==> flow/design.v <==
module counter (
    input wire CLK,
    input wire EN,
    output reg [3:0] Q
);
always @(posedge CLK)
    if (EN) begin
        if (Q == 4'b1111)
            Q <= 4'b0;
        else
            Q <= Q + 1;
    end
endmodule
module msg (
    input [3:0] A,
    output reg [4:0] Q
);
always @(*) begin
    case(A)
        4'b0001: Q = 5'b10011;  
        4'b0010: Q = 5'b11000;  
        4'b0011: Q = 5'b01011;  
        4'b0100: Q = 5'b10011;  
        4'b0101: Q = 5'b00001;  
        4'b0110: Q = 5'b10100;  
        4'b0111: Q = 5'b00001;  
        4'b1000: Q = 5'b01110;  
        4'b1001: Q = 5'b01100;  
        4'b1010: Q = 5'b11011;  
        4'b1011: Q = 5'b00010;  
        4'b1100: Q = 5'b00000;  
        4'b1101: Q = 5'b00010;  
        4'b1110: Q = 5'b00101;  
        4'b1111: Q = 5'b11011;  
        default: Q = 5'b11011;  
    endcase
end
endmodule
module prescaler (
    input wire clk,
    output reg clk1Hz
);
reg [25:0] sysClkCounter = 0;
parameter sysCLK = 50000000 - 1;
always @(posedge clk) begin
    if (sysClkCounter == sysCLK) begin
        clk1Hz <= 1'b1;
        sysClkCounter <= 0;
    end 
    else begin
        clk1Hz <= 1'b0;
        sysClkCounter <= sysClkCounter + 1;
    end
end
endmodule
module reklama(
	CLK50,
	seg1,
	seg2,
	seg3,
	seg4,
	seg5,
	seg6
);
input wire	CLK50;
output wire	[6:0] seg1;
output wire	[6:0] seg2;
output wire	[6:0] seg3;
output wire	[6:0] seg4;
output wire	[6:0] seg5;
output wire	[6:0] seg6;
wire	ENABLE;
wire	[6:0] segdata5;
wire	[6:0] segdata1;
wire	[6:0] segdata2;
wire	[6:0] segdata3;
wire	[6:0] segdata4;
wire	[6:0] segdata6;
wire	[3:0] count;
wire	[4:0] msgcode;
wire	[6:0] segcode;
counter	counter1(
	.CLK(CLK50),
	.EN(ENABLE),
	.Q(count));
shiftreg	reg1(
	.CLK(CLK50),
	.EN(ENABLE),
	.D(segdata5),
	.Q(segdata6));
assign	seg1 =  ~segdata1;
assign	seg2 =  ~segdata2;
assign	seg3 =  ~segdata3;
assign	seg4 =  ~segdata4;
assign	seg5 =  ~segdata5;
assign	seg6 =  ~segdata6;
prescaler	preskaler1(
	.clk(CLK50),
	.clk1Hz(ENABLE));
	defparam	preskaler1.sysCLK = 49999999;
msg	message(
	.A(count),
	.Q(msgcode));
strTo7seg	translator(
	.A(msgcode),
	.SEG(segcode));
shiftreg	reg2(
	.CLK(CLK50),
	.EN(ENABLE),
	.D(segcode),
	.Q(segdata1));
shiftreg	reg3(
	.CLK(CLK50),
	.EN(ENABLE),
	.D(segdata1),
	.Q(segdata2));
shiftreg	reg4(
	.CLK(CLK50),
	.EN(ENABLE),
	.D(segdata2),
	.Q(segdata3));
shiftreg	reg5(
	.CLK(CLK50),
	.EN(ENABLE),
	.D(segdata3),
	.Q(segdata4));
shiftreg	reg6(
	.CLK(CLK50),
	.EN(ENABLE),
	.D(segdata4),
	.Q(segdata5));
endmodule
module shiftreg (
    input wire CLK,
    input wire EN,
    input wire [6:0] D,
    output reg [6:0] Q
);
always @(posedge CLK) begin
   if (EN) begin
        Q <= D;
	end
end
endmodule
module strTo7seg (
    input [4:0] A,
    output reg [6:0] SEG
);
always @(*) begin
    case(A)
        5'b00000: SEG = 7'b0111111;  
        5'b00001: SEG = 7'b0000110;  
        5'b00010: SEG = 7'b1011011;  
        5'b00011: SEG = 7'b1001111;  
        5'b00100: SEG = 7'b1100110;  
        5'b00101: SEG = 7'b1101101;  
        5'b00110: SEG = 7'b1111101;  
        5'b00111: SEG = 7'b0000111;  
        5'b01000: SEG = 7'b1111111;  
        5'b01001: SEG = 7'b1101111;  
        5'b01010: SEG = 7'b1110111;  
        5'b01011: SEG = 7'b1111100;  
        5'b01100: SEG = 7'b0111001;  
        5'b01101: SEG = 7'b1011110;  
        5'b01110: SEG = 7'b1111001;  
        5'b01111: SEG = 7'b1110001;  
        5'b10000: SEG = 7'b0111101;  
        5'b10001: SEG = 7'b1110110;  
        5'b10010: SEG = 7'b0011110;  
        5'b10011: SEG = 7'b0111000;  
        5'b10100: SEG = 7'b0110111;  
        5'b10101: SEG = 7'b0111111;  
        5'b10110: SEG = 7'b1110011;  
        5'b10111: SEG = 7'b1010000;  
        5'b11000: SEG = 7'b0111110;  
        5'b11001: SEG = 7'b1101101;  
        5'b11010: SEG = 7'b1101101;  
        5'b11011: SEG = 7'b0000000;  
        default: SEG = 7'b0000000;  
    endcase
end
endmodule
Reports on reklama
What the tools print for reklama, step after step.
Line numbers count from 1 in the design file above.
Operators carry their Yosys type and port widths (W data, S select, Z words).
Library cell names are shortened.
A cell with n/a has no value.

inputs
  top module = reklama
  clock input = CLK50
  standard-cell library = sky130hd
  library corner = tt_025C_1v80

Word-level counts
Yosys after proc, flatten, opt, wreduce and memory -nomap, before mapping. Print and check cells are not counted. Equal cells are merged and count once.
Memory sizes are those after Yosys's memory passes, which may raise the word count (mostly to a power of two), join words into wider ones and drop unused or constant bits.

cells by class
  add/sub/neg operators = 2
  eq/ne operators = 2
  mux-type cells = 3
  bitwise operators = 6

operators by type and width
  cell                     count
  $not A7 Y7               6
  $add A26 B1 Y26 const B  1
  $eq A26 B26 Y1 const B   1
  $mux W4                  2
  $add A4 B1 Y4 const B    1
  $eq A4 B4 Y1 const B     1
  $mux W1                  1

bit counts
  register bits after elaboration = 66
  memory bits (read-only) = 304
  word width x clocked read ports = 12
  memories kept = 2
  input port bits = 1
  output and inout bits = 42

memories
  memory           depth  width  read ports  wr ports  line  text
  (no name shown)  32     7      1           0         150   case(A)
  (no name shown)  16     5      1           0         19    case(A)

Logic depth
Depth = most cells in a row (Yosys ltp): at word level without a register or memory, in the mapped netlist without a sequential cell, where the memories' decode and read muxes count.

depth
  word-level depth = 3
  ABC_AREA = 0
  gate-level depth with buffers = 7
  depth with buffers taken out = 7

Netlist
Yosys stat after the flow's synthesis: flattened, memories mapped to cells. It holds for the ABC_AREA given above (unset counts as 0); a run with the other value may have another netlist.

cells by type
  cell type  count
  edfxtp_1   46
  dfxtp_1    32
  inv_1      49
  xor2_1     17
  ha_1       9
  nor2_1     25
  nand2_1    22
  nand3_1    13
  xnor2_1    7
  o21ai_0    12
  nand4_1    9
  nand2b_1   7
  a21oi_1    8
  and3_1     6
  and4_1     4
  mux2i_1    3
  clkbuf_1   7
  mux4_2     1

Other cell types: 30; their cells: 44.

mapped netlist
  cell count = 321
  synthesis area = 3443.3 µm²
  flip-flop cells = 78
  buffer cells = 10

The figures by module come from a second, unflattened synthesis with its own total; it is not the netlist above.

unflattened totals
  cells (unflattened synthesis) = 300
  area total of the unflattened synthesis = 3357.0 µm²

Each row is one instance without its submodules.

modules
  module                        instances  cells  area (µm²)  sequential area (µm²)
  shiftreg                      6          7      210.2       210.2
  prescaler #(sysCLK=49999999)  1          123    1181.1      540.5
  strTo7seg                     1          62     465.4       0.0
  counter                       1          14     193.9       120.1
  reklama                       1          42     157.7       0.0
  msg                           1          17     97.6        0.0

Worst setup path after synthesis
Path of least setup slack by OpenSTA after synthesis, without wires, with an ideal clock, recovery checks aside; 20% of the period is set as input and as output delay. Where synthesis merged equal registers, the netlist keeps one of their names.

timing path post-synthesis
  path kind = reg2reg
  start point = register preskaler1.clk1Hz
  end point = register (no name shown)
  period = 4.11 ns
  time at the first pin = 0.000 ns
  data arrival time = 2.522 ns
  data required time = 4.031 ns
  path slack = 1.509 ns
  path delay = 2.601 ns
  stages = 6
  buffers on the path = 1
  synthesis period reached = 2.601 ns

"path delay" is the arrival time less input delay plus setup time.
"stages" counts driving pins, that of a launching flip-flop among them; a cell with two outputs on the path counts twice.
"synthesis period reached" = period - worst setup slack (recovery checks aside). The figure is calculated, with input and output delays left at 20% of the set period.
The rows between start and end are the longest chain of elaborated cells between them; the timing report does not say that the signal goes this way. Where chains are equally long, one stands for them.
Each line given opens the expression or statement behind the cell; cells for indexed reads and writes are added by Yosys, which also makes memories of some case tables.

between the ends, post-synthesis
  path through = dfxtp_1 clkbuf_1 a41o_1 o21ai_1 or4_1 o211ai_1
  length of the longest elaborated chain = 1
  elaborated cells on any way between the ends = 1
  those cells by class = mux: 1

ends and longest elaborated chain, post-synthesis
  element          line  text
  start, declared  41    output reg clk1Hz
  start, assigned  47    clk1Hz <= 1'b1;
  start, assigned  51    clk1Hz <= 1'b0;
  $mux W4          n/a

Timing after layout
From the final timing report of flow run B: the path of least setup slack in the routed layout; clock arrival at registers is part of the times.

timing path post-layout
  path kind = reg2reg
  start point = register counter1.Q[0]
  end point = register (no name shown)
  period = 2.07 ns
  time at the first pin = 0.34 ns
  data arrival time = 2.15 ns
  data required time = 2.34 ns
  path slack = 0.19 ns
  stages = 6
  buffers on the path = 0

The rows between start and end are the longest chain of elaborated cells between them; the timing report does not say that the signal goes this way. Where chains are equally long, one stands for them.

between the ends, post-layout
  path through = edfxtp_1 ha_1 a21oi_1 o21ai_1 or4_1 o211ai_1
  length of the longest elaborated chain = 3
  elaborated cells on any way between the ends = 4
  those cells by class = add/sub: 1; eq/ne: 1; mux: 2

ends and longest elaborated chain, post-layout
  element               line  text
  start, declared       4     output reg [3:0] Q
  start, assigned       9     Q <= 4'b0;
  start, assigned       11    Q <= Q + 1;
  $add A4 B1 Y4         11
  $mux W4 (2 in a row)  n/a

==> runs of reklama <==
Measured results for reklama: 2 stored runs of the Yosys and OpenROAD flow on sky130hd. The settings differ; the order carries no meaning. The constraints put input and output delay at 20% of the set period each and load the outputs with 0.01 pF.

Flow run A
==> flow/run.sh <==
#!/bin/bash
# the make line also repeats the synthesis and layout settings of config.mk as NAME=value (left out here)
make -C /OpenROAD-flow-scripts/flow DESIGN_CONFIG=/design/flow/config.mk WORK_HOME=/design/flow/orfs CLKGATE_MAP_FILE= finish
==> flow/config.mk <==
export PLATFORM = sky130hd
export DESIGN_NAME = reklama
export DESIGN_NICKNAME = reklama
export VERILOG_FILES = /design/flow/design.v
export SDC_FILE = /design/flow/constraint.sdc
export NUM_CORES = 4
export LEC_CHECK = 0
export CAP_MARGIN = 20
export CELL_PAD_IN_SITES_DETAIL_PLACEMENT = 2
export CORE_MARGIN = 6
export CORE_UTILIZATION = 55
export GPL_ROUTABILITY_DRIVEN = 0
export MIN_ROUTING_LAYER = met2
export SLEW_MARGIN = 35
==> flow/constraint.sdc <==
create_clock -name core_clock -period 3.06 [get_ports {CLK50}]
set_input_delay 0.6120 -clock core_clock [delete_from_list [all_inputs] [get_ports {CLK50}]]
set_output_delay 0.6120 -clock core_clock [all_outputs]
set_load 0.01 [all_outputs]

==> results of flow run A <==
did not finish, placement stopped with DPL-0033

Flow run B
==> flow/run.sh <==
#!/bin/bash
# the make line also repeats the synthesis and layout settings of config.mk as NAME=value (left out here)
make -C /OpenROAD-flow-scripts/flow DESIGN_CONFIG=/design/flow/config.mk WORK_HOME=/design/flow/orfs CLKGATE_MAP_FILE= finish
==> flow/config.mk <==
export PLATFORM = sky130hd
export DESIGN_NAME = reklama
export DESIGN_NICKNAME = reklama
export VERILOG_FILES = /design/flow/design.v
export SDC_FILE = /design/flow/constraint.sdc
export NUM_CORES = 4
export LEC_CHECK = 0
export CAP_MARGIN = 20
export CORE_MARGIN = 2
export CORE_UTILIZATION = 40
export SLEW_MARGIN = 20
==> flow/constraint.sdc <==
create_clock -name core_clock -period 2.07 [get_ports {CLK50}]
set_input_delay 0.4140 -clock core_clock [delete_from_list [all_inputs] [get_ports {CLK50}]]
set_output_delay 0.4140 -clock core_clock [all_outputs]
set_load 0.01 [all_outputs]

==> results of flow run B <==
chip area after synthesis (Yosys): 3443.3 µm²
die area: 9366.4 µm²
standard-cell area of the final layout: 4166.5 µm²
worst setup slack after layout: 0.188 ns
total negative slack: 0.000 ns
worst hold slack: 0.444 ns
